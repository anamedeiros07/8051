==> flow/design.v <==
`timescale 1ns / 1ps
module memory_ram
#(parameter DATA_WIDTH =256 , parameter ADDRESS_WIDTH = 8, parameter INIT_FILE = "init_ram")
(
    input clock,
    input reset,
    input [(ADDRESS_WIDTH-1):0] addr, 
    input rd,  
    input wr,  
    input [7:0] in_data, 
    input in_bit,  
    input is_bit,  
    output reg [7:0] out, 
    output reg out_bit
);
integer i;
reg [7:0] mem_word;
reg [7:0] aux_addr_bit;  
reg  [(ADDRESS_WIDTH-1):0] Memory [0:256];  
wire write,writebitSFR,writebit,read,readbitSFR, readbit;
assign write = ( wr &&  !rd && !is_bit )                                        ?1'b1:1'b0;  
assign writebitSFR = ( wr && !rd && is_bit&&(addr >= 8'h80 && addr<=8'hFF) && 
        ((addr[3:0]- addr[2:0]) == 8'h8 || addr[3:0] <= 8'h07) )       ?1'b1:1'b0;  
assign writebit = ( wr && !rd && is_bit && (addr>=8'h20 && addr<=8'h2F))      ?1'b1:1'b0;  
assign read = (rd && !wr && !is_bit )                                          ?1'b1:1'b0;  
assign readbitSFR  = (rd && !wr && is_bit && ((addr >= 8'h80 && addr<=8'hFF) && 
        ((addr[3:0]- addr[2:0]) == 8'h8 || addr[3:0] <= 8'h07) ))      ?1'b1:1'b0;  
assign readbit  = (rd && !wr && is_bit && addr>=8'h20 && addr<=8'h2F)        ?1'b1:3'b0;  
initial begin
    for ( i = 0; i<=256;i= i+1) 
        Memory[i] = 8'h00;
end
always @( posedge clock )
begin
        if (write)begin  
            Memory[addr] = in_data;
        end
        else if(writebit)begin  
            mem_word = Memory [ addr/8 + 8'h20]; 
            mem_word[addr[2:0]] = in_bit;
            Memory[addr/8 + 8'h20] = mem_word;
        end
        else if(writebitSFR)begin  
            aux_addr_bit ={addr[7:3],3'b000};
            mem_word = Memory[aux_addr_bit];    
            mem_word [addr[2:0]] = in_bit;
            Memory[{addr[7:3],3'b000}] = mem_word;
        end
        else if (read )begin
            out = Memory[addr];
        end
        else if (readbit) begin  
            mem_word = Memory [addr/8+ 8'h20];  
            out_bit = mem_word[addr%8];
        end
        else if( readbitSFR)begin  
             aux_addr_bit ={addr[7:3],3'b000};
             mem_word = Memory [aux_addr_bit];
             out_bit = mem_word[addr[2:0]];
        end
end
endmodule
Step by step through the tools: memory_ram --
What the tools print for memory_ram, step after step. Lines are those of the file above, counted from 1. Library cell names are shortened. A cell with n/a has no value.
Design: top memory_ram, clock clock, cell library sky130hd, library corner tt_025C_1v80

Word level --
Yosys after proc, flatten, opt, wreduce and memory -nomap, before mapping. Print and check cells are not counted.
Storage and ports: output and inout bits 9, flip-flop bits (word level) 2065, input bits 22
Cells by class: multiplexer cells 1118, $add $sub $neg 3, shift-type cells 4, reductions and logical operators 573, bitwise logic cells 9, equality and inequality tests 1090, order comparisons 5
Operator list (count):
- OR reduction 255 bit | 256
- 2-to-1 mux 8 bit | 1107
- case mux 8 bit (select 257 bit) | 1
- case mux 8 bit (select 256 bit) | 1
- AND reduction 4 bit | 258
- equality test 7 x 8 -> 1 bit (second input constant) | 128
- equality test 8 bit (second input constant) | 128
- OR reduction 31 bit | 32
- != test 3 x 2 -> 1 bit (second input constant) | 257
- != test 2 bit (second input constant) | 257
- equality test 8 x 7 -> 1 bit (second input constant) | 64
- equality test 7 bit (second input constant) | 64
- OR reduction 256 bit | 1
- equality test 8 x 6 -> 1 bit (second input constant) | 32
- case mux 8 bit (select 32 bit) | 1
- equality test 7 x 6 -> 1 bit (second input constant) | 32
- equality test 8 x 5 -> 1 bit (second input constant) | 16
- equality test 7 x 5 -> 1 bit (second input constant) | 16
- != test 3 x 1 -> 1 bit (second input constant) | 33
- equality test 5 bit (second input constant) | 16
- equality test 8 x 4 -> 1 bit (second input constant) | 9
- equality test 7 x 4 -> 1 bit (second input constant) | 8
- equality test 5 x 4 -> 1 bit (second input constant) | 8
- OR reduction 32 bit | 1
- equality test 8 x 3 -> 1 bit (second input constant) | 4
- equality test 7 x 3 -> 1 bit (second input constant) | 4
- equality test 5 x 3 -> 1 bit (second input constant) | 4
- equality test 8 x 2 -> 1 bit (second input constant) | 2
Not listed: further kinds 32, cells in them 62.

Depth --
Depth = most cells in a row (Yosys ltp): at word level without a register or memory, in the mapped netlist without a sequential cell, where the memories' decode and read muxes count.
Depth: word-level depth 15, ABC_AREA 1, mapped depth 20, mapped depth without buffers 17

After synthesis --
Source: synth_stat.txt of the flow (Yosys; design flattened, memories mapped). It holds for the ABC_AREA given above (unset counts as 0); a run with the other value may have another netlist.
Cell types:
- edfxtp_1 | count 2057, area in all 6.18E+04 um^2
- nand2_1 | count 2761, area in all 1.04E+04 um^2
- nor2_1 | count 1223, area in all 4.59E+03 um^2
- nand3_1 | count 460, area in all 2.3E+03 um^2
- nand4_1 | count 293, area in all 1.83E+03 um^2
- inv_1 | count 461, area in all 1730.41 um^2
- a22o_1 | count 152, area in all 1.33E+03 um^2
- o21ai_0 | count 214, area in all 1.07E+03 um^2
- nor3_1 | count 212, area in all 1.06E+03 um^2
- a21oi_1 | count 148, area in all 740.71 um^2
- a211oi_1 | count 88, area in all 660.634 um^2
- clkbuf_1 | count 148, area in all 555.533 um^2
- nor4_1 | count 64, area in all 400.384 um^2
- nor3_2 | count 34, area in all 340.326 um^2
- nor2_2 | count 44, area in all 275.264 um^2
- nand3b_1 | count 32, area in all 240.23 um^2
- buf_2 | count 43, area in all 215.206 um^2
- buf_4 | count 27, area in all 202.694 um^2
Not listed: further types 32, cells in them 258.
Mapped netlist: mapped cells 8719, area of sequential cells 61769.2 um^2, flip-flop cells 2057, synthesis area 91471.5 um^2

Worst setup path after synthesis --
Path of least setup slack by OpenSTA after synthesis, without wires, with an ideal clock, recovery checks aside; 20% of the period is set as input and as output delay. Where synthesis merged equal registers, the netlist keeps one of their names.
Timing post-synthesis: kind in2reg, from input port addr[4], to register Memory[100][4], data required time 17.928 ns, path delay 3.481 ns, period 18.4 ns, library setup time 0.472 ns, stages on the path 14, arrival 6.689 ns, time at the first pin 3.680 ns, input delay 3.680 ns, path slack 11.239 ns, synthesis period reached 7.161 ns
"path delay" is the arrival time less input delay plus setup time. "stages on the path": output pins that drive a net of the path, with the launching flip-flop's if there is one; two outputs of one cell count as two. "synthesis period reached" is the clock period less the worst setup slack; recovery checks do not enter. This is arithmetic on one report: input and output delays are still those of the set period (20% each). Between the ends stands the longest chain of elaborated cells between them, by number of cells; it is not shown to be the way that was timed. Of several equally long chains one is given. A line is the first line of the expression or statement that the cell stems from. Yosys adds cells for indexed reads and writes and turns some case tables into memories. Where a signal picks the word or bit written, the line may be left out of the assigning lines. Ways into the end's enable are left out, as the timed path ends at the data pin.
Between the ends, post-synthesis: path through buf_4 nor2_1 clkbuf_1 inv_1 nor2_1 clkbuf_1 nand2_1 nand2_1 nor2_1 nand2_1 nor2_1 a21oi_1 o21ai_0 nand2_1, cells in the longest elaborated chain 11
RTL lines, path post-synthesis:
- start: declaration | RTL line 7 | input [(ADDRESS_WIDTH-1):0] addr,
- greater-or-equal comparator 8 x 6 -> 1 bit | RTL line 24 | assign writebit = ( wr && !rd && is_bit && (addr>=8'h20 && addr<=8'h2F))      ?1'b1:1'b0;
- logical AND 1 bit x2 | RTL line 24
- 2-to-1 mux 1 bit | RTL line 24
- 2-to-1 mux 8 bit | RTL line 38 | else if(writebit)begin
- 2-to-1 mux 8 bit | RTL line 35 | if (write)begin
- AND 8 bit | RTL line 40 | mem_word[addr[2:0]] = in_bit;
- bitwise OR 8 bit | RTL line 40
- 2-to-1 mux 8 bit | RTL line 41 | Memory[addr/8 + 8'h20] = mem_word;
- 2-to-1 mux 8 bit | RTL line 38
- 2-to-1 mux 8 bit | RTL line 35
- end: assignment | RTL line 36 | Memory[addr] = in_data;
- end: declaration | RTL line 19 | reg  [(ADDRESS_WIDTH-1):0] Memory [0:256];

Worst path after layout --
Path of least setup slack in the final report of job 1 (OpenROAD, finished layout, wires in). Where an end is a register, its clock arrival counts in the times.
Timing post-layout: kind in2reg, from input port addr[0], to register Memory[127][2], data required time 15.63 ns, arrival 10.72 ns, period 15.1 ns, input delay 3.02 ns, path slack 4.91 ns, library setup time 0.38 ns, stages on the path 19, time at the first pin 3.02 ns
Between the ends stands the longest chain of elaborated cells between them, by number of cells; it is not shown to be the way that was timed. Of several equally long chains one is given. Where a signal picks the word or bit written, the line may be left out of the assigning lines. The path ends at the enable pin of a flip-flop; only ways to that pin are counted.
Between the ends, post-layout: path through clkdlybuf4s50_1 inv_2 ha_1 nand2_4 inv_2 buf_4 o21ai_1 nand2_1 nor2_1 nand2_1 nor2_2 buf_4 nand2_2 nor2_8 buf_4 nand2_4 inv_2 nand3_1 nor2_1, cells in the longest elaborated chain 7
RTL lines, path post-layout:
- start: declaration | RTL line 7 | input [(ADDRESS_WIDTH-1):0] addr,
- greater-or-equal comparator 8 bit | RTL line 22 | assign writebitSFR = ( wr && !rd && is_bit&&(addr >= 8'h80 && addr<=8'hFF) &&
- logical AND 1 bit x3 | RTL line 22
- 2-to-1 mux 1 bit | RTL line 22
- nonzero test 3 bit
- AND reduction 4 bit
- end: assignment | RTL line 36 | Memory[addr] = in_data;
- end: declaration | RTL line 19 | reg  [(ADDRESS_WIDTH-1):0] Memory [0:256];

Lab notebook: memory_ram

Design memory_ram on sky130hd. What follows are 2 stored runs of the flow, each under its own settings; their order means nothing. The constraints put input and output delay at 20% of the set period each and load the outputs with 0.01 pF.
"clock period reached" is the run's clock period less its worst setup slack. It is reckoned from that one timing run; input and output delays stay at 20% of the period that was set.
By "time on the worst setup path" is meant the share of the clock period that the worst setup path is allowed (20% is reserved at inputs, 20% at outputs), minus its slack. Clock arrival times at its registers enter into it.
By "total design power" is meant OpenSTA's value without simulated activity: inputs other than the clock are taken to toggle once in ten clock periods, and the tool carries that through the logic.

[job 1] flow files
==> flow/run.sh <==
#!/bin/bash
# the make line also repeats the synthesis and layout settings of config.mk as NAME=value (left out here)
make -C /OpenROAD-flow-scripts/flow DESIGN_CONFIG=/design/flow/config.mk WORK_HOME=/design/flow/orfs CLKGATE_MAP_FILE= finish
==> flow/config.mk <==
export PLATFORM = sky130hd
export DESIGN_NAME = memory_ram
export DESIGN_NICKNAME = memory_ram
export VERILOG_FILES = /design/flow/design.v
export SDC_FILE = /design/flow/constraint.sdc
export NUM_CORES = 4
export LEC_CHECK = 0
export ABC_AREA = 1
export CAP_MARGIN = 20
export CELL_PAD_IN_SITES_GLOBAL_PLACEMENT = 3
export CORE_MARGIN = 2
export CORE_UTILIZATION = 28
export MIN_ROUTING_LAYER = met1
export PLACE_DENSITY_LB_ADDON = 0.29
export SLEW_MARGIN = 20
==> flow/constraint.sdc <==
create_clock -name core_clock -period 15.1 [get_ports {clock}]
set_input_delay 3.0200 -clock core_clock [delete_from_list [all_inputs] [get_ports {clock}]]
set_output_delay 3.0200 -clock core_clock [all_outputs]
set_load 0.01 [all_outputs]

[job 1] result: final setup TNS 0.000 ns; area of the synthesized netlist 91471.5 um^2; std-cell area (final layout) 106070.0 um^2; time on the worst setup path 7.17 ns; critical path type in2reg; clock period reached 10.192 ns; worst setup slack after layout 4.908 ns; die outline area 331269.0 um^2; final design utilization 0.327; total design power 13881 uW; smallest hold slack 0.605 ns

[job 2] flow files
==> flow/run.sh <==
#!/bin/bash
# the make line also repeats the synthesis and layout settings of config.mk as NAME=value (left out here)
make -C /OpenROAD-flow-scripts/flow DESIGN_CONFIG=/design/flow/config.mk WORK_HOME=/design/flow/orfs CLKGATE_MAP_FILE= finish
==> flow/config.mk <==
export PLATFORM = sky130hd
export DESIGN_NAME = memory_ram
export DESIGN_NICKNAME = memory_ram
export VERILOG_FILES = /design/flow/design.v
export SDC_FILE = /design/flow/constraint.sdc
export NUM_CORES = 4
export LEC_CHECK = 0
export CAP_MARGIN = 25
export CORE_ASPECT_RATIO = 0.51
export CORE_MARGIN = 7
export CORE_UTILIZATION = 54
export CTS_CLUSTER_DIAMETER = 396
export CTS_CLUSTER_SIZE = 96
export GPL_TIMING_DRIVEN = 0
export HOLD_SLACK_MARGIN = 0.24
export PLACE_DENSITY = 0.67
export SETUP_SLACK_MARGIN = -1.12
export SLEW_MARGIN = 25
export TNS_END_PERCENT = 15
==> flow/constraint.sdc <==
create_clock -name core_clock -period 12.1 [get_ports {clock}]
set_input_delay 2.4200 -clock core_clock [delete_from_list [all_inputs] [get_ports {clock}]]
set_output_delay 2.4200 -clock core_clock [all_outputs]
set_load 0.01 [all_outputs]

[job 2] result: stopped before the end: routing reported GRT-0116
