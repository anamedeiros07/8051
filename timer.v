==> flow/design.v <==
`timescale 1ns / 1ps
module timer(
    input clock,
    input reset,
    input [7:0]  wr_addr,
    input [7:0]  data_in,
    input wr,
    input wr_bit,         
    input [7:0] tcon,
    output reg [7:0] tmod,
    output reg [7:0] tl0,
	output reg [7:0] th0,
    output reg tf0
    );
wire tc0_add;
assign tc0_add = (tcon[4] & (!tcon[1]));  
always @(posedge clock)
begin
 if (reset) begin
   tf0 = 1'b0;
   th0= 8'h00;
   tl0 = 8'h00;
   tmod = 8'h00;
 end
 else if ((wr) & !(wr_bit) & (wr_addr==8'h89))begin
    tmod =data_in;  
 end
 else if ((wr) & !(wr_bit) & (wr_addr==8'h8a)) begin
   tl0 =  data_in;
   tf0 = 1'b0;
 end else if ((wr) & !(wr_bit) & (wr_addr==8'h8c)) begin
   th0 =  data_in;
   tf0 =  1'b0;
 end else begin
     case (tmod[1:0]) 
        2'b00: begin                        
        if (tc0_add)
          {tf0, th0,tl0[4:0]} = {1'b0, th0, tl0[4:0]}+ 1'b1;
      end
        2'b01: begin                        
        if (tc0_add)
          {tf0, th0,tl0} = {1'b0, th0, tl0}+ 1'b1;
      end
      2'b10: begin                        
        if (tc0_add) begin
	    if (tl0 == 8'b11111111) begin
            tf0 = 1'b1;
            tl0 =th0;
           end
          else begin    
            tl0 =tl0 + 8'h1;
            tf0 = 1'b0;
          end
	end
      end
       2'b11: begin                        
        if (tc0_add)
           {tf0, tl0} =  {1'b0, tl0} +1'b1;
       end
       default:begin
        tf0 = 1'b0;
       end
    endcase
 end
end
endmodule
# Tool chain data of timer
# The steps from the RTL of timer to its reports follow in flow order.
# Line numbers count from 1 in the design file above.
# Operators: Yosys type, input widths -> output width; for muxes data width and select width s.
# Cell names lack the library's common part.
# Not given: -
# design
design	timer
clk_port	clock
lib	sky130hd
lib_corner	tt_025C_1v80

# Word level
# Yosys after proc, flatten, opt, wreduce and memory -nomap, before mapping. Memory bits, and registers merged into a memory's read port (data or address), are not among the register bits. Print and check cells are not counted.
# op_classes
n_addsub	4
eq_ne	20
n_mux	21
n_logic	7
reduce_and_logical	8
# ops
op	n
$mux 8	9
$eq 8x8->1 const B	4
$pmux 5 s4	1
$ne 3x3->1 const B	6
$add 16x1->17 const B	1
$ne 4x4->1 const B	4
$pmux 8 s2	1
$add 13x1->14 const B	1
$reduce_and 6->1	2
$reduce_and 5->1	2
$add 8x1->9 const B	1
$pmux 3 s3	1
$add 8x1->8 const B	1
$mux 1	7
$and 1x1->1	5
$mux 5	1
$eq 2x2->1 const B	2
$ne 2x2->1 const B	2
$pmux 1 s4	1
$not 1->1	2
$logic_not 1->1	2
$eq 2x1->1 const B	1
$ne 2x1->1 const B	1
$logic_not 2->1	1
$reduce_or 2->1	1
# word_totals
ff_bits	25
inputBits	28

# Depth
# Longest topological path by Yosys (ltp), each cell counted once; first at word level (registers and memories cut), then after technology mapping (sequential cells cut; the memories' decode and read muxes count).
# logic_depth
depth_word	6
abc_area	0
mapped_depth	8

# Synthesis result
# Yosys stat after the flow's synthesis: flattened, memories mapped to cells. It holds for the ABC_AREA given above (unset counts as 0); a run with the other value may have another netlist.
# mapped
mapped_cells	214
yosys_area_um2	1766.7
ff_cells	25
buf_cells	14
# by_type
cell_type	n	area_total_um2
dfxtp_1	25	500.48
mux2i_1	9	90.086
nor2_1	23	86.333
a211oi_1	9	67.565
a21oi_1	11	55.053
xnor2_1	6	52.55
nand3_1	10	50.048
a211o_1	5	43.792
and4_1	5	43.792
nand2_1	11	41.29
nand4_1	6	37.536
o2111ai_1	4	35.034
o32ai_1	4	35.034
inv_1	9	33.782
mux2_2	3	33.782
nor2b_1	5	31.28
a221oi_2	2	30.029
nor3_1	6	30.029
# Other cell types: 34; their cells: 61.

# Worst setup path after synthesis
# OpenSTA on the mapped netlist: ideal clock, no wires. The path of least setup slack (recovery checks aside). Input and output delay are each 20% of the period. Register names are those of the netlist, which keeps one name where synthesis merged equal registers.
# synth_path
path_type	input to register
from	input port wr_addr[5]
to	register th0[4]
period_ns	2.22
in_delay_ns	0.444
setup_time_ns	0.086
launch_ns	0.444
arrival_ns	1.947
t_required_ns	2.134
slack_ns	0.187
delay_ns	1.589
stages	5
path_buffers	0
synth_period_reached_ns	2.033
# "delay_ns" = arrival - input delay + setup time.
# "stages" counts driving pins, that of a launching flip-flop among them; a cell with two outputs on the path counts twice.
# "synth_period_reached_ns" is the clock period less the worst setup slack; recovery checks do not enter. This is arithmetic on one report: input and output delays are still those of the set period (20% each).
# The rows between start and end are the longest chain of elaborated cells between them; the timing report does not say that the signal goes this way. Where chains are equally long, one stands for them.
# Each line given opens the expression or statement behind the cell; cells for indexed reads and writes are added by Yosys, which also makes memories of some case tables.
# synth_between
path_cell_list	or4b_4 -> o41ai_1 -> a211oi_1 -> xnor2_1 -> a211oi_1
elab_chain_len	4
# synth_rtl
element	line_no	source
from (decl)	5	input [7:0]  wr_addr,
$eq 8x8->1	28	else if ((wr) & !(wr_bit) & (wr_addr==8'h8a)) begin
$and 1x1->1	28
$not 1->1	-
$reduce_and 5->1	-
to (assign)	21	th0= 8'h00;
to (assign)	32	th0 =  data_in;
to (decl)	12	output reg [7:0] th0,

# Timing after layout
# From the final timing report of run A: the path of least setup slack in the routed layout; clock arrival at registers is part of the times.
# layout_path
path_type	input to register
from	input port wr_addr[5]
to	register tl0[3]
period_ns	3.04
in_delay_ns	0.61
setup_time_ns	0.07
launch_ns	0.61
arrival_ns	2.74
t_required_ns	3.28
slack_ns	0.55
stages	6
path_buffers	1
# The rows between start and end are the longest chain of elaborated cells between them; the timing report does not say that the signal goes this way. Where chains are equally long, one stands for them.
# At most two assigning lines are given for a register; there are more.
# layout_between
path_cell_list	clkdlybuf4s50_1 -> or4b_4 -> a2111oi_4 -> o32a_2 -> a21oi_1 -> a221oi_2
elab_chain_len	4
# layout_rtl
element	line_no	source
from (decl)	5	input [7:0]  wr_addr,
$eq 8x8->1	31	end else if ((wr) & !(wr_bit) & (wr_addr==8'h8c)) begin
$and 1x1->1	31
$mux 8	31
$mux 8	28	else if ((wr) & !(wr_bit) & (wr_addr==8'h8a)) begin
to (assign)	29	tl0 =  data_in;
to (assign)	48	tl0 =th0;
to (decl)	11	output reg [7:0] tl0,

# Top module timer; platform sky130hd; tools Yosys and OpenROAD; 2 stored runs in no particular order. Input and output delays are each 20% of the period that was set; the output load is 0.01 pF.
# "period_less_ws_ns" means the clock period less the worst setup slack. The figure is calculated, with input and output delays left at 20% of the set period.
# Settings: n/a = not set for that run.
# Among the results, n/a means that no value is shown for the run.
name,run A,run B
period_ns,3.04,2.29
CORE_UTILIZATION,58,37
SETUP_SLACK_MARGIN,0.27,n/a
PLACE_DENSITY_LB_ADDON,0.17,0.2
CORE_ASPECT_RATIO,1.15,n/a
CELL_PAD_IN_SITES_DETAIL_PLACEMENT,0,2
GPL_ROUTABILITY_DRIVEN,0,n/a
CTS_CLUSTER_SIZE,20,n/a
CAP_MARGIN,25,20
SLEW_MARGIN,5,20
CORE_MARGIN,2,3
CTS_CLUSTER_DIAMETER,n/a,242
timing.hold.ws_ns,0.510,n/a
worstSetupSlack_ns,0.545,n/a
die_area_um2,3504.6,n/a
ys_area_um2,1766.7,n/a
period_less_ws_ns,2.495,n/a
stdcell_area_um2,2313.5,n/a
final_setup_tns_ns,0.000,n/a
# Run B: not finished: clock tree synthesis ended with error DPL-0033
